==> flow/design.v <==
    `timescale 1ns / 1ps
module pwm_rgbled(
    input iclk,
    input irst_n,
    output [7:0] owvled,
    output [2:0] owvrgbled1,
    output [2:0] owvrgbled2
);
assign owvled[7:0] = 8'hff;
wire sysclk; assign sysclk = iclk;
wire sysrst_n; assign sysrst_n = irst_n;
wire [31:0] wvpwm;
counter#( 
    .MODE("saw"),
    .COUNTER_NUM(12_000_000),
    .INIT_NUM(0),
    .STEP(12_000_000 / 12_000)
)
pwm(
    .iclk(sysclk),
    .irst_n(sysrst_n),
    .owvcntnum(wvpwm[31:0])
);
wire [31:0] wvrgbled_pwm_r;
wire [31:0] wvrgbled_pwm_g;
wire [31:0] wvrgbled_pwm_b;
counter#(  
    .MODE("tri"),
    .COUNTER_NUM(2*12_000_000),
    .INIT_NUM(2*12_000_000*0/3),
    .STEP(1)
)
rgbled_flash_r(  
    .iclk(sysclk),
    .irst_n(sysrst_n),
    .owvcntnum(wvrgbled_pwm_r[31:0])
);
counter#(  
    .MODE("tri"),
    .COUNTER_NUM(2*12_000_000),
    .INIT_NUM(2*12_000_000*1/3),
    .STEP(1)
)
rgbled_flash_g(  
    .iclk(sysclk),
    .irst_n(sysrst_n),
    .owvcntnum(wvrgbled_pwm_g[31:0])
);
counter#(  
    .MODE("tri"),
    .COUNTER_NUM(2*12_000_000),
    .INIT_NUM(2*12_000_000*2/3),
    .STEP(1)
)
rgbled_flash_b(  
    .iclk(sysclk),
    .irst_n(sysrst_n),
    .owvcntnum(wvrgbled_pwm_b[31:0])
);
assign owvrgbled1[0] = (wvrgbled_pwm_r > wvpwm) ? 1 : 0;
assign owvrgbled1[1] = (wvrgbled_pwm_g > wvpwm) ? 1 : 0;
assign owvrgbled1[2] = (wvrgbled_pwm_b > wvpwm) ? 1 : 0;
assign owvrgbled2[2:0] = owvrgbled1[2:0];
endmodule
module counter #(
    parameter MODE = "saw",
    parameter COUNTER_NUM = 12_000_000,
    parameter INIT_NUM = 0,
    parameter STEP = 1
)
(
    input iclk,
    input irst_n,
    output [31:0] owvcntnum
);
    reg [31:0] rvcntnum_saw;
    reg [31:0] rvcntnum_tri;
    assign owvcntnum[31:0] = (MODE == "saw") ? rvcntnum_saw[31:0] : rvcntnum_tri[31:0];
    always @(posedge iclk or negedge irst_n ) begin
        if (!irst_n) begin
            rvcntnum_saw[31:0] <= INIT_NUM;
        end
        else if (rvcntnum_saw >= COUNTER_NUM - 1) begin
            rvcntnum_saw <= 0;
        end
        else begin
            rvcntnum_saw <= rvcntnum_saw + STEP;
        end
    end
    always @(posedge iclk or negedge irst_n ) begin
        if (!irst_n) begin
            rvcntnum_tri[31:0] <= INIT_NUM;
        end
        else if ((rvcntnum_saw >= 0) & (rvcntnum_saw < COUNTER_NUM/2 - 1)) begin
            rvcntnum_tri <= rvcntnum_tri + STEP;
        end
        else if ((rvcntnum_saw >= COUNTER_NUM/2) & (rvcntnum_saw < COUNTER_NUM - 1)) begin
            rvcntnum_tri <= rvcntnum_tri - STEP;
        end
    end
endmodule
# Reports on pwm_rgbled
# What the tools print for pwm_rgbled, step after step.
# Line numbers count from 1 in the design file above.
# Operators: Yosys type, input widths -> output width; for muxes data width and select width s.
# Library cell names are shortened.
# A cell with n/a has no value.
[design]
design = "pwm_rgbled"
clock = "iclk"
lib = "sky130hd"
pvt_corner = "tt_025C_1v80"

# Elaborated design
# Source: Yosys, flattened and elaborated, memories not mapped. Widths are those after wreduce. Registers that Yosys merges into a memory's read port (data or address) are not register bits. Print and check cells do not count. Equal cells are merged and count once.
[word_totals]
register_bits = 224
wordCells = 58
input_bits = 2
[classes]
n_logic = 6
addsub = 10
n_mux = 13
cmp = 19
n_reduce_logical = 3
[ops]
columns = ["op", "n"]
rows = [
  ["$mux 32", 10],
  ["$add 32x1->32 const B", 6],
  ["$ge 32x24->1 const B", 4],
  ["$sub 32x1->32 const B", 3],
  ["$ge 32x1->1 const B", 3],
  ["$lt 32x24->1 const B", 3],
  ["$ge 32x25->1 const B", 3],
  ["$lt 32x25->1 const B", 3],
  ["$gt 32x32->1", 3],
  ["$add 32x10->32 const B", 1],
  ["$and 1x1->1", 6],
  ["$reduce_bool 2->1", 3],
  ["$mux 1", 3],
]

# Logic depth
# Longest topological path by Yosys (ltp), each cell counted once; first at word level (registers and memories cut), then after technology mapping (sequential cells cut; the memories' decode and read muxes count).
[depth]
word_depth = 4
ABC_AREA = 0
depth_mapped = 18
ltp_nobuf = 17

# Netlist
# The flow's flattened synthesis, as Yosys stat reports it; memories are mapped. The netlist is that of the ABC_AREA named above (0 if unset); the other value can give another one.
# Totals and module areas in this step are rounded.
[by_type]
columns = ["type", "n", "type_area_um2"]
rows = [
  ["dfrtp_1", 193, 4.83E+03],
  ["ha_1", 185, 2314.72],
  ["a21oi_1", 159, 795.763],
  ["dfstp_2", 28, 735.706],
  ["xnor2_1", 83, 726.947],
  ["nor2_1", 183, 686.909],
  ["xor2_1", 77, 674.397],
  ["a21o_1", 89, 668.141],
  ["nand2_1", 165, 619.344],
  ["o21ai_0", 83, 415.398],
  ["nand3_1", 58, 290.278],
  ["inv_1", 75, 281.52],
  ["nand4_1", 38, 237.728],
  ["nor3_1", 35, 175.168],
  ["o21ai_1", 34, 170.163],
  ["and3_1", 24, 150.144],
  ["o21a_1", 19, 142.637],
  ["nand2b_1", 21, 131.376],
]
# Not listed: further types 62, cells in them 272.
[mapped]
sequential_area_um2 = 5600
ffs = 221
mapped_cells = 1821
mapped_area_um2 = 16000
# By module: a second synthesis without flattening, with its own total; a netlist apart from the flattened one above.
[hier_totals]
cells_unflattened = 1859
hier_area_um2 = 17000
# Rows give one instance, submodules left out.
[modules]
columns = ["mod", "n_cells", "area_um2", "seq_area_um2", "instances"]
rows = [
  ["counter", 496, 4300, 1600, 1],
  ["counter", 475, 4300, 1600, 1],
  ["counter", 475, 4300, 1600, 1],
  ["pwm_rgbled", 286, 2300, 0.0, 1],
  ["counter", 127, 1400, 730, 1],
]

# Path before layout
# Source: OpenSTA report_checks on the synthesized netlist (no wires, ideal clock, input and output delay 20% of the period each), path of least setup slack; recovery checks are left aside. Register names are those of the netlist, which keeps one name where synthesis merged equal registers.
[synth_timing]
path_type = "register -> register"
from = "reg rgbled_flash_r.rvcntnum_saw[2]"
to = "reg rgbled_flash_r.rvcntnum_tri[27]"
path_stages = 17
path_delay_ps = 4297
setup_slack_ps = 2113
tclk_ps = 6410
t_first_pin_ps = 0
setup_ps = 95
t_required_ps = 6315
t_arrival_ps = 4202
period_less_setup_slack_ps = 4297
# "path_delay_ps" = arrival - input delay + setup time.
# "path_stages": output pins that drive a net of the path, with the launching flip-flop's if there is one; two outputs of one cell count as two.
# "period_less_setup_slack_ps" is the clock period less the worst setup slack; recovery checks do not enter. This is arithmetic on one report: input and output delays are still those of the set period (20% each).
# The rows between start and end are the longest chain of elaborated cells between them; the timing report does not say that the signal goes this way. Where chains are equally long, one stands for them.
# Each line given opens the expression or statement behind the cell; cells for indexed reads and writes are added by Yosys, which also makes memories of some case tables.
# At most two assigning lines are given for a register; there are more.
[synth_between]
path_cell_list = "dfrtp_1 -> and4_1 -> and4_1 -> clkbuf_1 -> o21a_1 -> o21bai_1 -> a21oi_1 -> or2_1 -> ha_1 -> a2111oi_0 -> o21ai_1 -> a32o_1 -> a41oi_2 -> o21ai_2 -> o211a_1 -> o21a_1 -> o31ai_1"
elab_chain_cells = 4
[synth_rtl]
columns = ["element", "line_no", "rtl"]
rows = [
  ["start: declaration", 76, "reg [31:0] rvcntnum_saw;"],
  ["start: assignment", 81, "rvcntnum_saw[31:0] <= INIT_NUM;"],
  ["start: assignment", 87, "rvcntnum_saw <= rvcntnum_saw + STEP;"],
  ["$ge 32x24->1", 97, "else if ((rvcntnum_saw >= COUNTER_NUM/2) & (rvcntnum_saw < COUNTER_NUM - 1)) begin"],
  ["$and 1x1->1", 97, ""],
  ["$mux 32", 97, ""],
  ["$mux 32", 94, "else if ((rvcntnum_saw >= 0) & (rvcntnum_saw < COUNTER_NUM/2 - 1)) begin"],
  ["end: assignment", 95, "rvcntnum_tri <= rvcntnum_tri + STEP;"],
  ["end: assignment", 98, "rvcntnum_tri <= rvcntnum_tri - STEP;"],
  ["end: declaration", 77, "reg [31:0] rvcntnum_tri;"],
]

# Worst path after layout
# From the final timing report of run 2: the path of least setup slack in the routed layout; clock arrival at registers is part of the times.
# The report prints the path's times to 10 ps; the period is as set.
[layout_timing]
path_type = "register -> register"
from = "reg rgbled_flash_r.rvcntnum_saw[3]"
to = "reg rgbled_flash_r.rvcntnum_tri[24]"
t_first_pin_ps = 530
path_stages = 17
setup_ps = 110
t_required_ps = 3970
setup_slack_ps = -320
t_arrival_ps = 4300
tclk_ps = 3550
# The rows between start and end are the longest chain of elaborated cells between them; the timing report does not say that the signal goes this way. Where chains are equally long, one stands for them.
# At most two assigning lines are given for a register; there are more.
[layout_between]
path_cell_list = "dfrtp_1 -> and4_4 -> and4_1 -> o21a_1 -> o21bai_2 -> a21oi_4 -> or2_4 -> buf_8 -> buf_12 -> buf_6 -> ha_4 -> nand4_1 -> or3_4 -> o211ai_1 -> a31oi_1 -> xnor2_1 -> mux2_4"
elab_chain_cells = 4
[layout_rtl]
columns = ["element", "line_no", "rtl"]
rows = [
  ["start: declaration", 76, "reg [31:0] rvcntnum_saw;"],
  ["start: assignment", 81, "rvcntnum_saw[31:0] <= INIT_NUM;"],
  ["start: assignment", 87, "rvcntnum_saw <= rvcntnum_saw + STEP;"],
  ["$ge 32x24->1", 97, "else if ((rvcntnum_saw >= COUNTER_NUM/2) & (rvcntnum_saw < COUNTER_NUM - 1)) begin"],
  ["$and 1x1->1", 97, ""],
  ["$mux 32", 97, ""],
  ["$mux 32", 94, "else if ((rvcntnum_saw >= 0) & (rvcntnum_saw < COUNTER_NUM/2 - 1)) begin"],
  ["end: assignment", 95, "rvcntnum_tri <= rvcntnum_tri + STEP;"],
  ["end: assignment", 98, "rvcntnum_tri <= rvcntnum_tri - STEP;"],
  ["end: declaration", 77, "reg [31:0] rvcntnum_tri;"],
]

# Below are 2 stored runs of the flow (Yosys, OpenROAD; platform sky130hd) on pwm_rgbled, each with its settings and what was measured, unordered. Constraints: input delay and output delay 20% of the set period each, output load 0.01 pF.
# By "achievedPeriod_ps" is meant the clock period of the run minus its worst setup slack. This is arithmetic on one report: input and output delays are still those of the set period (20% each).
# The measured numbers are rounded.

[[run]]
name = "run 1"
[run.settings]
period_ns = 3.17
CORE_UTILIZATION = 69
SETUP_SLACK_MARGIN = 0.54
PLACE_DENSITY = 0.62
HOLD_SLACK_MARGIN = 0.23
CORE_ASPECT_RATIO = 1.3
CELL_PAD_IN_SITES_GLOBAL_PLACEMENT = 3
CELL_PAD_IN_SITES_DETAIL_PLACEMENT = 1
ABC_AREA = 1
GPL_ROUTABILITY_DRIVEN = 1
CAP_MARGIN = 40
SLEW_MARGIN = 10
CORE_MARGIN = 2
[run.results]
outcome = "did not finish, placement stopped with GPL-0301"

[[run]]
name = "run 2"
[run.settings]
period_ns = 3.55
CORE_UTILIZATION = 21
PLACE_DENSITY_LB_ADDON = 0.03
TNS_END_PERCENT = 95
GPL_TIMING_DRIVEN = 1
GPL_ROUTABILITY_DRIVEN = 0
CTS_CLUSTER_SIZE = 60
SLEW_MARGIN = 5
CAP_MARGIN = 20
CORE_MARGIN = 2
[run.results]
synth_area_um2 = 16000
finish.stdcell_area_um2 = 24000
achievedPeriod_ps = 3874
finish.utilization_frac = 0.32
setup_worst_slack_ps = -320
design.die.area_um2 = 78000
